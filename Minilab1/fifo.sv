==> flow/design.v <==
module FIFO
#(
  parameter DEPTH      = 8,   
  parameter DATA_WIDTH = 8    
)
(
  input  wire                  clk,
  input  wire                  rst_n,
  input  wire                  rden,        
  input  wire                  wren,        
  input  wire [DATA_WIDTH-1:0] i_data,      
  output reg  [DATA_WIDTH-1:0] o_data,      
  output wire                  full,
  output wire                  empty
);
  localparam PTR_WIDTH = $clog2(DEPTH);
  reg [DATA_WIDTH-1:0] mem [0:DEPTH-1];   
  reg [PTR_WIDTH-1:0]  rd_ptr;   
  reg [PTR_WIDTH-1:0]  wr_ptr;   
  reg [PTR_WIDTH:0]    count;
  assign empty = (count == 0);
  assign full  = (count == DEPTH);
  always @(posedge clk or negedge rst_n) begin
    if(!rst_n) begin
      rd_ptr <= {PTR_WIDTH{1'b0}};
      wr_ptr <= {PTR_WIDTH{1'b0}};
      count  <= {PTR_WIDTH+1{1'b0}};
      o_data <= {DATA_WIDTH{1'b0}};
    end
    else begin
      if(rden && !empty) begin
        o_data <= mem[rd_ptr];
        rd_ptr <= rd_ptr + 1'b1;
        count <= count - 1'b1;
      end
      if(wren && !full) begin
        mem[wr_ptr] <= i_data;
        wr_ptr <= wr_ptr + 1'b1;
        count <= count + 1'b1;
      end
    end
  end
endmodule
# [Step by step through the tools: FIFO]
# The steps from the RTL of FIFO to its reports follow in flow order.
# Lines are those of the file above, counted from 1.
# The mark - stands for no value.
[setup] top="FIFO" clock_port="clk" lib="sky130hd" lib_corner="tt_025C_1v80"

# [Word-level counts]
# Source: Yosys, flattened and elaborated. Widths are those after wreduce. Registers that Yosys merges into a memory's read port (data or address) are not register bits. Print and check cells do not count. Equal cells are merged and count once.
[bits] register_bits=82 latchBits=0 ramBits=0 mem_bits_ro=0 clocked_rd_ports_x_width=0 mem_count=0 in_bits=12 out_inout_bits=10
[op_classes] addsub=4 multipliers=0 div=0 compare=0 eq_ne=15 n_shift=0 n_mux=3 logic=0 reduce_logical=16
[ops] op="8-bit case mux with 8-bit select" count=1
[ops] op="3-bit == test (second input constant)" count=8
[ops] op="3-bit AND reduction" count=8
[ops] op="3-bit by 2-bit == test with 1-bit output (second input constant)" count=4
[ops] op="4-bit two-way mux" count=2
[ops] op="3-bit by 1-bit adder with 3-bit output (second input constant)" count=2
[ops] op="3-bit by 1-bit == test with 1-bit output (second input constant)" count=2
[ops] op="3-bit logical NOT" count=2
[ops] op="4-bit by 1-bit adder with 4-bit output (second input constant)" count=1
[ops] op="4-bit by 1-bit subtractor with 4-bit output (second input constant)" count=1
[ops] op="4-bit == test (second input constant)" count=1
[ops] op="4-bit logical NOT" count=1
[ops] op="1-bit logical AND" count=2
[ops] op="1-bit logical NOT" count=2
[ops] op="2-bit nonzero test" count=1

# [Depth]
# Longest topological path by Yosys (ltp), each cell counted once; first at word level (registers and memories cut), then after technology mapping (sequential cells cut; the memories' decode and read muxes count).
[depth] word_depth=5 ABC_AREA=0 mapped_depth=10 depth_no_buf=8

# [Mapped cells and area]
# Source: synth_stat.txt of the flow (Yosys; design flattened, memories mapped). It holds for the ABC_AREA given above (unset counts as 0); a run with the other value may have another netlist.
[synth_totals] cells=223 area_mm2=0.0034383 seq_area_mm2=0.0023723 ffs=82 buf_cells=11
[by_type] cell="sky130_fd_sc_hd__edfxtp_1" count=64 area_total_um2=1.92E+03
[by_type] cell="sky130_fd_sc_hd__dfrtp_1" count=18 area_total_um2=450.432
[by_type] cell="sky130_fd_sc_hd__mux2_2" count=16 area_total_um2=180.173
[by_type] cell="sky130_fd_sc_hd__ha_1" count=14 area_total_um2=175.168
[by_type] cell="sky130_fd_sc_hd__and3_1" count=15 area_total_um2=93.84
[by_type] cell="sky130_fd_sc_hd__a221oi_1" count=8 area_total_um2=70.067
[by_type] cell="sky130_fd_sc_hd__a22o_1" count=8 area_total_um2=70.067
[by_type] cell="sky130_fd_sc_hd__nand2_1" count=18 area_total_um2=67.565
[by_type] cell="sky130_fd_sc_hd__o31ai_1" count=8 area_total_um2=60.058
[by_type] cell="sky130_fd_sc_hd__xnor2_1" count=4 area_total_um2=35.034
[by_type] cell="sky130_fd_sc_hd__nor2_1" count=9 area_total_um2=33.782
[by_type] cell="sky130_fd_sc_hd__inv_1" count=8 area_total_um2=30.029
[by_type] cell="sky130_fd_sc_hd__mux2_4" count=2 area_total_um2=30.029
[by_type] cell="sky130_fd_sc_hd__buf_2" count=5 area_total_um2=25.024
[by_type] cell="sky130_fd_sc_hd__fa_1" count=1 area_total_um2=20.019
[by_type] cell="sky130_fd_sc_hd__and2_1" count=3 area_total_um2=18.768
[by_type] cell="sky130_fd_sc_hd__a21oi_1" count=3 area_total_um2=15.014
[by_type] cell="sky130_fd_sc_hd__nor2b_4" count=1 area_total_um2=13.763
# Not listed: further types 13, cells in them 18.

# [Path before layout]
# Path of least setup slack by OpenSTA after synthesis, without wires, with an ideal clock, recovery checks aside; 20% of the period is set as input and as output delay. Where synthesis merged equal registers, the netlist keeps one of their names.
[synth_path] path_type="reg-to-reg" start="register count[0]" end="register count[3]" tclk_ps=3600 setup_ps=80 arrival_ps=2250 required_ps=3520 slack_ps=1270 path_delay_ps=2330 driving_pins=10 synth_period_reached_ps=2330
# "path_delay_ps" is the arrival time less input delay plus setup time.
# "driving_pins": output pins that drive a net of the path, with the launching flip-flop's if there is one; two outputs of one cell count as two.
# "synth_period_reached_ps" is the clock period less the worst setup slack; recovery checks do not enter. This is arithmetic on one report: input and output delays are still those of the set period (20% each).
# Between the ends stands the longest chain of elaborated cells between them, by number of cells; it is not shown to be the way that was timed. Of several equally long chains one is given.
# Each line given opens the expression or statement behind the cell; cells for indexed reads and writes are added by Yosys, which also makes memories of some case tables.
# A register here has more assigning lines than the two given.
[synth_via] path_cell_list="sky130_fd_sc_hd__dfrtp_1 sky130_fd_sc_hd__or4b_4 sky130_fd_sc_hd__and2_4 sky130_fd_sc_hd__buf_6 sky130_fd_sc_hd__inv_1 sky130_fd_sc_hd__ha_1 sky130_fd_sc_hd__a21o_1 sky130_fd_sc_hd__a21oi_1 sky130_fd_sc_hd__mux2i_1 sky130_fd_sc_hd__xnor2_1" elab_chain_len=5
[synth_rtl] element="start: declaration" line=20 rtl="reg [PTR_WIDTH:0]    count;"
[synth_rtl] element="start: assignment" line=34 rtl="count <= count - 1'b1;"
[synth_rtl] element="start: assignment" line=39 rtl="count <= count + 1'b1;"
[synth_rtl] element="4-bit logical NOT" line=21 rtl="assign empty = (count == 0);"
[synth_rtl] element="1-bit logical NOT" line=31 rtl="if(rden && !empty) begin"
[synth_rtl] element="1-bit logical AND" line=31
[synth_rtl] element="4-bit two-way mux" line=31
[synth_rtl] element="4-bit two-way mux" line=36 rtl="if(wren && !full) begin"
[synth_rtl] element="end: assignment" line=34
[synth_rtl] element="end: assignment" line=39
[synth_rtl] element="end: declaration" line=20

# [Worst path after layout]
# Path of least setup slack in the final report of stored run 1 (OpenROAD, finished layout, wires in). Where an end is a register, its clock arrival counts in the times.
# The path's times are printed in steps of 10 ps; the period is the one set.
[layout_path] path_type="reg-to-output" start="register count[0]" end="output full" tclk_ps=2540 arrival_ps=1960 required_ps=2030 slack_ps=70 driving_pins=4
# Between the ends stands the longest chain of elaborated cells between them, by number of cells; it is not shown to be the way that was timed. Of several equally long chains one is given.
# A register here has more assigning lines than the two given.
[layout_via] path_cell_list="sky130_fd_sc_hd__dfrtp_2 sky130_fd_sc_hd__or4b_4 sky130_fd_sc_hd__inv_1 sky130_fd_sc_hd__clkdlybuf4s50_1" elab_chain_len=1
[layout_rtl] element="start: declaration" line=20 rtl="reg [PTR_WIDTH:0]    count;"
[layout_rtl] element="start: assignment" line=34 rtl="count <= count - 1'b1;"
[layout_rtl] element="start: assignment" line=39 rtl="count <= count + 1'b1;"
[layout_rtl] element="4-bit == test" line=22 rtl="assign full  = (count == DEPTH);"
[layout_rtl] element="end: declaration" line=13 rtl="output wire                  full,"

# Settings and measured results of 2 stored flow runs for module FIFO (sky130hd), not sorted in any way. The constraints put input and output delay at 20% of the set period each and load the outputs with 0.01 pF.
# "timing.achieved_period_ps" is the run's clock period less its worst setup slack. It is reckoned from that one timing run; input and output delays stay at 20% of the period that was set.
# By "timing.worst_path_ps" is meant the share of the clock period that the worst setup path is allowed (20% is reserved at inputs, 20% at outputs), minus its slack. Clock arrival times at its registers enter into it.
# "total_power_uw" rests on the timing tool's default activity at the inputs, not on a simulated workload.
# "timing.worst_path_ps" is known to 10 ps.
run="stored run 1" settings period_ns=2.54 CORE_UTILIZATION=50 CAP_MARGIN=20 CORE_MARGIN=2 SLEW_MARGIN=20
run="stored run 1" results holdWs_ps=480 cell_area_final_mm2=0.0039701 setup_worst_slack_ps=71 timing.worst_path_ps=1960 path_kind="reg-to-output" design_die_area_mm2=0.007556 timing.achieved_period_ps=2469 setup_tns_ps=0 fin_util_frac=0.591 synthesis_area_mm2=0.0034383 total_power_uw=4246
run="stored run 2" settings period_ns=1.77 CORE_UTILIZATION=26 SETUP_SLACK_MARGIN=0.04 PLACE_DENSITY_LB_ADDON=0.12 CORE_MARGIN=7 CELL_PAD_IN_SITES_GLOBAL_PLACEMENT=3 CELL_PAD_IN_SITES_DETAIL_PLACEMENT=0 TNS_END_PERCENT=15 ABC_AREA=1 CTS_CLUSTER_DIAMETER=170 SLEW_MARGIN=15 MIN_ROUTING_LAYER="met2" MAX_ROUTING_LAYER="met4" CAP_MARGIN=20
run="stored run 2" results synthesis_area_mm2=0.0035371 cell_area_final_mm2=0.0046169 total_power_uw=7533 timing.achieved_period_ps=1649 fin_util_frac=0.349 timing.worst_path_ps=1650 path_kind="reg-to-reg" setup_tns_ps=0 setup_worst_slack_ps=121 holdWs_ps=482 design_die_area_mm2=0.0170655
