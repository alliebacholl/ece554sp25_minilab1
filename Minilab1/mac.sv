==> flow/design.v <==
module MAC #
(
parameter DATA_WIDTH = 8
)
(
input clk,
input rst_n,
input En,
input Clr,
input [DATA_WIDTH-1:0] Ain,
input [DATA_WIDTH-1:0] Bin,
output reg [DATA_WIDTH*3-1:0] Cout
);
reg [DATA_WIDTH*3-1:0] mult;
reg en_latch;
always_ff @(posedge clk or negedge rst_n) begin
  if (~rst_n) begin
    Cout <= '0;
    mult <= '0;
  end
  else if (Clr) begin
    Cout <= '0;
    mult <= '0;
  end
  else begin
    en_latch <= En;
    if (En) begin
      mult <= (Ain * Bin);   
    end
    if (en_latch) begin
      Cout <= Cout + mult;
    end
  end
end
endmodule
# From RTL to reports: MAC
# Tool output for the design above, in the order of the flow.
# Lines are those of the file above, counted from 1.
# Cell names lack the library's common part.
# A cell with - has no value.
# design
top_module	MAC
clk_port	clk
cell_library	sky130hd
pvt_corner	tt_025C_1v80

# Word level
# Source: Yosys, flattened and elaborated, memories not mapped. Widths are those after wreduce. Registers that Yosys merges into a memory's read port (data or address) are not register bits. Print and check cells do not count. Equal cells are merged and count once.
# bits
reg_bits	49
in_bits	20
wordCells	13
# classes
addsub	1
n_mul	1
n_mux	4
logic	1
reduce_logical	3
# ops
op	count
8-bit by 8-bit multiplier with 16-bit output	1
24-bit 2-to-1 mux	4
24-bit adder	1
2-bit nonzero test	2
2-bit AND reduction	1
1-bit NOT	1

# Logic depth
# Longest topological path by Yosys (ltp), each cell counted once; first at word level (registers and memories cut), then after technology mapping (sequential cells cut; the memories' decode and read muxes count).
# logic_depth
word_depth	3
abc_area	1
depth_mapped	23
mapped_depth_nobuf	22

# Synthesis result
# The flow's flattened synthesis, as Yosys stat reports it; memories are mapped. The netlist is that of the ABC_AREA named above (0 if unset); the other value can give another one.
# The area totals of this step are shown rounded.
# mapped
mapped_cells	684
area_mm2	0.00488
seqArea_mm2	0.00103
ff_cells	41
buf_cells	20
# by_type
cell	count
dfrtp_1	40
nand2_1	206
fa_1	37
ha_1	52
inv_1	143
nand3_1	31
a21oi_1	29
nor2_1	35
o21ai_0	22
xnor2_1	10
clkbuf_1	16
a22o_1	6
nand3_2	5
nand2_2	7
nor2_2	7
xor2_1	5
edfxtp_1	1
nand3b_1	4
# Not listed: further types 16, cells in them 28.

# Path before layout
# OpenSTA on the mapped netlist: ideal clock, no wires. The path of least setup slack (recovery checks aside). Input and output delay are each 20% of the period. Register names are those of the netlist, which keeps one name where synthesis merged equal registers.
# synth_path
kind	input-to-reg
from	input Ain[0]
to	register mult[14]
clock_period_ps	7940
input_delay_ps	1588
setup_ps	118
t_arrival_ps	5082
required_time_ps	7822
path_slack_ps	2740
delay_ps	3612
path_stages	19
period_less_setup_slack_ps	5200
# "delay_ps" = arrival - input delay + setup time.
# "path_stages": output pins that drive a net of the path, with the launching flip-flop's if there is one; two outputs of one cell count as two.
# "period_less_setup_slack_ps" = period - worst setup slack (recovery checks aside). The figure is calculated, with input and output delays left at 20% of the set period.
# The rows between start and end are the longest chain of elaborated cells between them; the timing report does not say that the signal goes this way. Where chains are equally long, one stands for them.
# A line is the first line of the expression or statement that the cell stems from. Yosys adds cells for indexed reads and writes and turns some case tables into memories.
# At most two assigning lines are given for a register; there are more.
# synth_via
path_cell_list	clkbuf_1 -> nand2_1 -> fa_1 -> fa_1 -> inv_1 -> fa_1 -> inv_1 -> fa_1 -> inv_1 -> ha_1 -> inv_1 -> nor3_1 -> nand2_1 -> nand2_1 -> nand2_1 -> nand2_1 -> nand2_1 -> nand3_1 -> nand2_1
elab_chain_len	3
cone_cells	3
lines_between	3
# synth_rtl
item	line	source
from (decl)	10	input [DATA_WIDTH-1:0] Ain,
8-bit by 8-bit multiplier with 16-bit output	28	mult <= (Ain * Bin);
24-bit 2-to-1 mux	27	if (En) begin
24-bit 2-to-1 mux	21	else if (Clr) begin
to (assign)	19	mult <= '0;
to (assign)	28
to (decl)	14	reg [DATA_WIDTH*3-1:0] mult;

# Timing after layout
# From the final timing report of stored run 1: the path of least setup slack in the routed layout; clock arrival at registers is part of the times.
# The report prints the path's times to 10 ps; the period is as set.
# layout_path
kind	input-to-reg
from	input Ain[0]
to	register mult[14]
clock_period_ps	8500
input_delay_ps	1700
setup_ps	110
t_arrival_ps	5860
required_time_ps	8670
path_slack_ps	2820
path_stages	18
# The rows between start and end are the longest chain of elaborated cells between them; the timing report does not say that the signal goes this way. Where chains are equally long, one stands for them.
# At most two assigning lines are given for a register; there are more.
# layout_via
path_cell_list	clkdlybuf4s50_1 -> nand2_1 -> fa_1 -> fa_1 -> inv_1 -> fa_1 -> inv_1 -> fa_1 -> inv_1 -> ha_1 -> a21oi_1 -> nor2_1 -> nor2_1 -> nand2_1 -> nand2_1 -> nand3_1 -> nand3_1 -> nand2_1
elab_chain_len	3
cone_cells	3
lines_between	3
# layout_rtl
item	line	source
from (decl)	10	input [DATA_WIDTH-1:0] Ain,
8-bit by 8-bit multiplier with 16-bit output	28	mult <= (Ain * Bin);
24-bit 2-to-1 mux	27	if (En) begin
24-bit 2-to-1 mux	21	else if (Clr) begin
to (assign)	19	mult <= '0;
to (assign)	28
to (decl)	14	reg [DATA_WIDTH*3-1:0] mult;

# MAC through Yosys and OpenROAD on sky130hd: 2 stored runs, unordered, with their settings and measured results. The constraints put input and output delay at 20% of the set period each and load the outputs with 0.01 pF.
# "period_less_ws_ps" = clock period - worst setup slack. The figure is calculated, with input and output delays left at 20% of the set period.
# "critical_path_time_ps" means the part of the period allowed to the worst setup path (the constraints hold back 20% at inputs and 20% at outputs) less its slack; where the path has registers, the arrival times of their clocks count too.
# "power_mw" is the tool's figure for a default switching activity; nothing was simulated.
# "critical_path_time_ps" is given in steps of 10 ps.
# The measured numbers are rounded.
# Among the settings, -- means not set for that run.
name,stored run 1,stored run 2
period_ns,8.5,8.94
CORE_UTILIZATION,23,31
SETUP_SLACK_MARGIN,1.82,--
PLACE_DENSITY,0.68,0.65
ABC_AREA,1,--
CAP_MARGIN,20,25
MIN_ROUTING_LAYER,met1,met1
CORE_MARGIN,2,2
SLEW_MARGIN,20,15
HOLD_SLACK_MARGIN,--,-0.09
GPL_ROUTABILITY_DRIVEN,--,0
CTS_CLUSTER_DIAMETER,--,220
MAX_ROUTING_LAYER,--,met4
post_synth_area_mm2,0.00488,0.00467
die_mm2,0.0224,0.0161
cell_area_final_mm2,0.00572,0.00545
util_pct,27.3,37.2
fin_ws_ps,2820,2610
total_negative_slack_ps,0,0
ws_hold_ps,492,511
power_mw,1.21,0.989
period_less_ws_ps,5683,6329
critical_path_time_ps,3980,4540
critical_path_type,input-to-reg,input-to-reg
